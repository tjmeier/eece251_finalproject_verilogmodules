==> flow/design.v <==
`timescale 1ns / 1ps
module CalculatorStageSelector
(
	input previous_stage_button, next_stage_button, clk,
	output store_num1, store_num2, store_operation, display_16bit_switches, display_operation, display_32bit_answer
);
wire X3, X4, X28, X36, X37, X38, X39, X41, X50, X51, X67, X74, X80, X83, X84, X85, X86, X93, X97, X98, X104, X120;
wire previous_stage, next_stage;
debouncer debouncer1(
    .clk(clk),
    .PB(previous_stage_button),
    .PB_up(previous_stage)
    );
debouncer debouncer2(
    .clk(clk),
    .PB(next_stage_button),
    .PB_up(next_stage)
    );
dff U3 (
	.data_out(X3),
	.in_D( X41 ),
	.in_CLK( clk )
);
dff U4 (
	.data_out(X4),
	.in_D( X86 ),
	.in_CLK( clk )
);
assign store_num2 = X3;
and U19 (store_operation,X3, X4);
not U23 (display_16bit_switches,X3);
and U26 (display_32bit_answer,X3, X4);
and U27 (display_operation,X3, X28);
not U28 (X28,X4);
and U36 (X36,X4, next_stage, X50, X51);
and U37 (X37,X3, X4, X67);
and U38 (X38,X3, previous_stage, next_stage);
and U39 (X39,X3, X74, X80);
or U41 (X41,X36, X37, X38, X39);
not U50 (X50,X3);
not U51 (X51,previous_stage);
not U67 (X67,next_stage);
not U74 (X74,X4);
not U80 (X80,previous_stage);
and U83 (X83,X4, X93);
and U84 (X84,next_stage, X97, X98);
and U85 (X85,X3, previous_stage, X104, X120);
or U86 (X86,X83, X84, X85);
xnor U93 (X93,previous_stage, next_stage);
not U97 (X97,X4);
not U98 (X98,previous_stage);
not U104 (X104,next_stage);
or U111 (store_num1,X3, X4);
not U120 (X120,X4);
endmodule
`timescale 1ns / 1ps
module debouncer
(
    input clk,
    input PB,  
    output reg PB_state,  
    output PB_down,  
    output PB_up   
);
	reg PB_sync_0;  always @(posedge clk) PB_sync_0 <= ~PB; 
	reg PB_sync_1;  always @(posedge clk) PB_sync_1 <= PB_sync_0;
	reg [15:0] PB_cnt;
	wire PB_idle = (PB_state==PB_sync_1);
	wire PB_cnt_max = &PB_cnt;	
	always @(posedge clk)
		if(PB_idle)
			PB_cnt <= 0;  
		else begin
			PB_cnt <= PB_cnt + 16'd1;  
			if(PB_cnt_max) 
				PB_state <= ~PB_state; 
		end
	assign PB_down = ~PB_idle & PB_cnt_max & ~PB_state;
	assign PB_up   = ~PB_idle & PB_cnt_max &  PB_state;
endmodule
module dff(
	input in_D, in_CLK,
	output reg data_out
	);
	always @ (posedge in_CLK)
		data_out<=in_D;
endmodule
# Reports on CalculatorStageSelector
# Tool output for the design above, in the order of the flow.
# Line numbers count from 1 in the design file above.
# Operators: Yosys type, input widths -> output width; for muxes data width and select width s.
# A cell with n/a has no value.
# design
design	CalculatorStageSelector
clock_port	clk
lib	sky130hd
lib_corner	tt_025C_1v80

# After elaboration
# Counts by Yosys on the flattened word-level netlist (proc, flatten, opt, wreduce; memories kept). Register bits leave out memories and registers merged into their read ports (data or address); mux counts leave out enables and synchronous resets folded into registers. Print and check cells are left out. Cells with the same type and inputs are merged into one.
# classes
addsub	2
equal	2
n_reduce_logical	4
n_logic	36
# op_table
op	n
$reduce_and 17->1	2
$add 16x1->16 const B	2
$reduce_and 16->1	2
$and 1x1->1	18
$not 1->1	11
$or 1x1->1	6
$eq 1x1->1	2
$xor 1x1->1	1
# bits
out_inout_bits	6
regBits	40
inputBits	3
elab_cells	54

# Longest topological paths
# Depth = most cells in a row (Yosys ltp): at word level without a register or memory, in the mapped netlist without a sequential cell, where the memories' decode and read muxes count.
# depth
ltp_word	10
abc_area	0
depth_mapped	7
ltp_nobuf	6

# Mapped cells and area
# Source: synth_stat.txt of the flow (Yosys; design flattened, memories mapped). It holds for the ABC_AREA given above (unset counts as 0); a run with the other value may have another netlist.
# types
cell	n	type_area_um2
sky130_fd_sc_hd__dfxtp_1	38	760.73
sky130_fd_sc_hd__xor2_1	17	148.893
sky130_fd_sc_hd__nor2_1	29	108.854
sky130_fd_sc_hd__xnor2_1	7	61.309
sky130_fd_sc_hd__edfxtp_1	2	60.058
sky130_fd_sc_hd__nand3_1	10	50.048
sky130_fd_sc_hd__nand4_1	7	43.792
sky130_fd_sc_hd__nand2_1	11	41.29
sky130_fd_sc_hd__a21oi_1	8	40.038
sky130_fd_sc_hd__and4_1	4	35.034
sky130_fd_sc_hd__or3_1	5	31.28
sky130_fd_sc_hd__inv_1	8	30.029
sky130_fd_sc_hd__o21ai_0	6	30.029
sky130_fd_sc_hd__ha_1	2	25.024
sky130_fd_sc_hd__and3_1	3	18.768
sky130_fd_sc_hd__nor2b_1	3	18.768
sky130_fd_sc_hd__nor4b_1	2	17.517
sky130_fd_sc_hd__or3_2	2	15.014
# Not listed: further types 13, cells in them 15.
# synth_totals
sequential_area_mm2	0.0008208
yosys_area_mm2	0.0016378
ffs	40
cell_count	179
n_buf	5
# The figures by module come from a second, unflattened synthesis with its own total; it is not the netlist above.
# unflattened
cells_unflattened	202
area_unflattened_mm2	0.0018242
# Rows give one instance, submodules left out.
# modules
mod	mod_seq_area_mm2	area_mm2	n_cells	n_inst
debouncer	0.0003904	0.0008433	93	2
CalculatorStageSelector	0	0.0000976	14	1
dff	0.00002	0.00002	1	2

# Path before layout
# OpenSTA on the mapped netlist: ideal clock, no wires. The path of least setup slack (recovery checks aside). Input and output delay are each 20% of the period. Register names are those of the netlist, which keeps one name where synthesis merged equal registers.
# synth_timing
path_type	flip-flop to flip-flop
from	register debouncer1.PB_cnt[0]
to	register U3.data_out
launch_ns	0.000
path_buffers	1
setup_time_ns	0.064
setup_slack_ns	-0.110
clock_period_ns	1.78
path_delay_ns	1.890
required_ns	1.716
driving_pins	8
arrival_time_ns	1.826
period_less_setup_slack_ns	1.89
# "path_delay_ns" is the arrival time less input delay plus setup time.
# "driving_pins" counts driving pins, that of a launching flip-flop among them; a cell with two outputs on the path counts twice.
# "period_less_setup_slack_ns" is the clock period less the worst setup slack; recovery checks do not enter. This is arithmetic on one report: input and output delays are still those of the set period (20% each).
# The rows between start and end are the longest chain of elaborated cells between them; the timing report does not say that the signal goes this way. Where chains are equally long, one stands for them.
# A line is the first line of the expression or statement that the cell stems from. Yosys adds cells for indexed reads and writes and turns some case tables into memories.
# synth_via
path_cell_list	sky130_fd_sc_hd__dfxtp_1 sky130_fd_sc_hd__ha_1 sky130_fd_sc_hd__nand3_1 sky130_fd_sc_hd__or3_1 sky130_fd_sc_hd__buf_2 sky130_fd_sc_hd__o2111ai_1 sky130_fd_sc_hd__mux2_2 sky130_fd_sc_hd__nor2_1
elab_chain_cells	8
cone_cells	11
classes_between	logic: 10; reduce/logical: 1
# synth_rtl
element	line_no	source
start, declared	67	reg [15:0] PB_cnt;
start, assigned	72	PB_cnt <= 0;
start, assigned	74	PB_cnt <= PB_cnt + 16'd1;
$reduce_and 16->1	69	wire PB_cnt_max = &PB_cnt;
$and 1x1->1 x2	79	assign PB_up = ~PB_idle & PB_cnt_max & PB_state;
$not 1->1	41	not U51 (X51,previous_stage);
$and 1x1->1	35	and U36 (X36,X4, next_stage, X50, X51);
$or 1x1->1 x3	39	or U41 (X41,X36, X37, X38, X39);
end, assigned	86	data_out<=in_D;
end, declared	83	output reg data_out

# Worst path after layout
# From the final timing report of run A: the path of least setup slack in the routed layout; clock arrival at registers is part of the times.
# layout_timing
path_type	flip-flop to flip-flop
from	register debouncer1.PB_cnt[1]
to	register debouncer1.PB_cnt[12]
setup_time_ns	0.06
required_ns	1.39
clock_period_ns	1.16
path_buffers	1
setup_slack_ns	-0.58
arrival_time_ns	1.97
driving_pins	7
launch_ns	0.29
# The rows between start and end are the longest chain of elaborated cells between them; the timing report does not say that the signal goes this way. Where chains are equally long, one stands for them.
# layout_via
path_cell_list	sky130_fd_sc_hd__dfxtp_4 sky130_fd_sc_hd__ha_4 sky130_fd_sc_hd__nand3_4 sky130_fd_sc_hd__or3_4 sky130_fd_sc_hd__buf_4 sky130_fd_sc_hd__or3_2 sky130_fd_sc_hd__a21oi_2
elab_chain_cells	1
cone_cells	1
lines_between	1
classes_between	add/sub: 1
# layout_rtl
element	line_no	source
start, declared	67	reg [15:0] PB_cnt;
start, assigned	72	PB_cnt <= 0;
start, assigned	74	PB_cnt <= PB_cnt + 16'd1;
$add 16x1->16	74
end, assigned	72
end, assigned	74
end, declared	67

# CalculatorStageSelector through Yosys and OpenROAD on sky130hd: 2 stored runs, unordered, with their settings and measured results. The constraints put input and output delay at 20% of the set period each and load the outputs with 0.01 pF.
# "achieved_period_ns" is the run's clock period less its worst setup slack. It is reckoned from that one timing run; input and output delays stay at 20% of the period that was set.
# "timing.worst_path_ns": the worst setup path's part of the clock period (all of it between registers, 20% less for each end at a port) less its slack. A launch clock that arrives late makes it longer, a capture clock that arrives late makes it shorter.
# By "final_power_mw" is meant OpenSTA's value without simulated activity: inputs other than the clock are taken to toggle once in ten clock periods, and the tool carries that through the logic.
# A setting shown as - is not set for that run.
# A result given as - is not shown for that run.
item,run A,run B
period_ns,1.16,2.94
CORE_UTILIZATION,43,55
SETUP_SLACK_MARGIN,0.08,-
PLACE_DENSITY,0.54,-
CORE_ASPECT_RATIO,1.3,0.57
CORE_MARGIN,3,2
CELL_PAD_IN_SITES_GLOBAL_PLACEMENT,2,2
TNS_END_PERCENT,65,10
CAP_MARGIN,20,20
SLEW_MARGIN,20,20
PLACE_DENSITY_LB_ADDON,-,0.17
HOLD_SLACK_MARGIN,-,-0.05
CELL_PAD_IN_SITES_DETAIL_PLACEMENT,-,0
ABC_AREA,-,0
GPL_ROUTABILITY_DRIVEN,-,1
CTS_CLUSTER_DIAMETER,-,94
MAX_ROUTING_LAYER,-,met5
achieved_period_ns,1.744,-
finalUtil_frac,0.772,-
synth_area_mm2,0.0016378,-
hold_ws_ns,0.330,-
final_power_mw,2.550,-
fin_ws_ns,-0.584,-
die_area_mm2,0.0045918,-
setupTns_ns,-6.720,-
cell_area_final_mm2,0.0027113,-
timing.worst_path_ns,1.74,-
critical_path_type,flip-flop to flip-flop,-
# Run B: stopped before the end: placement reported FLW-0024
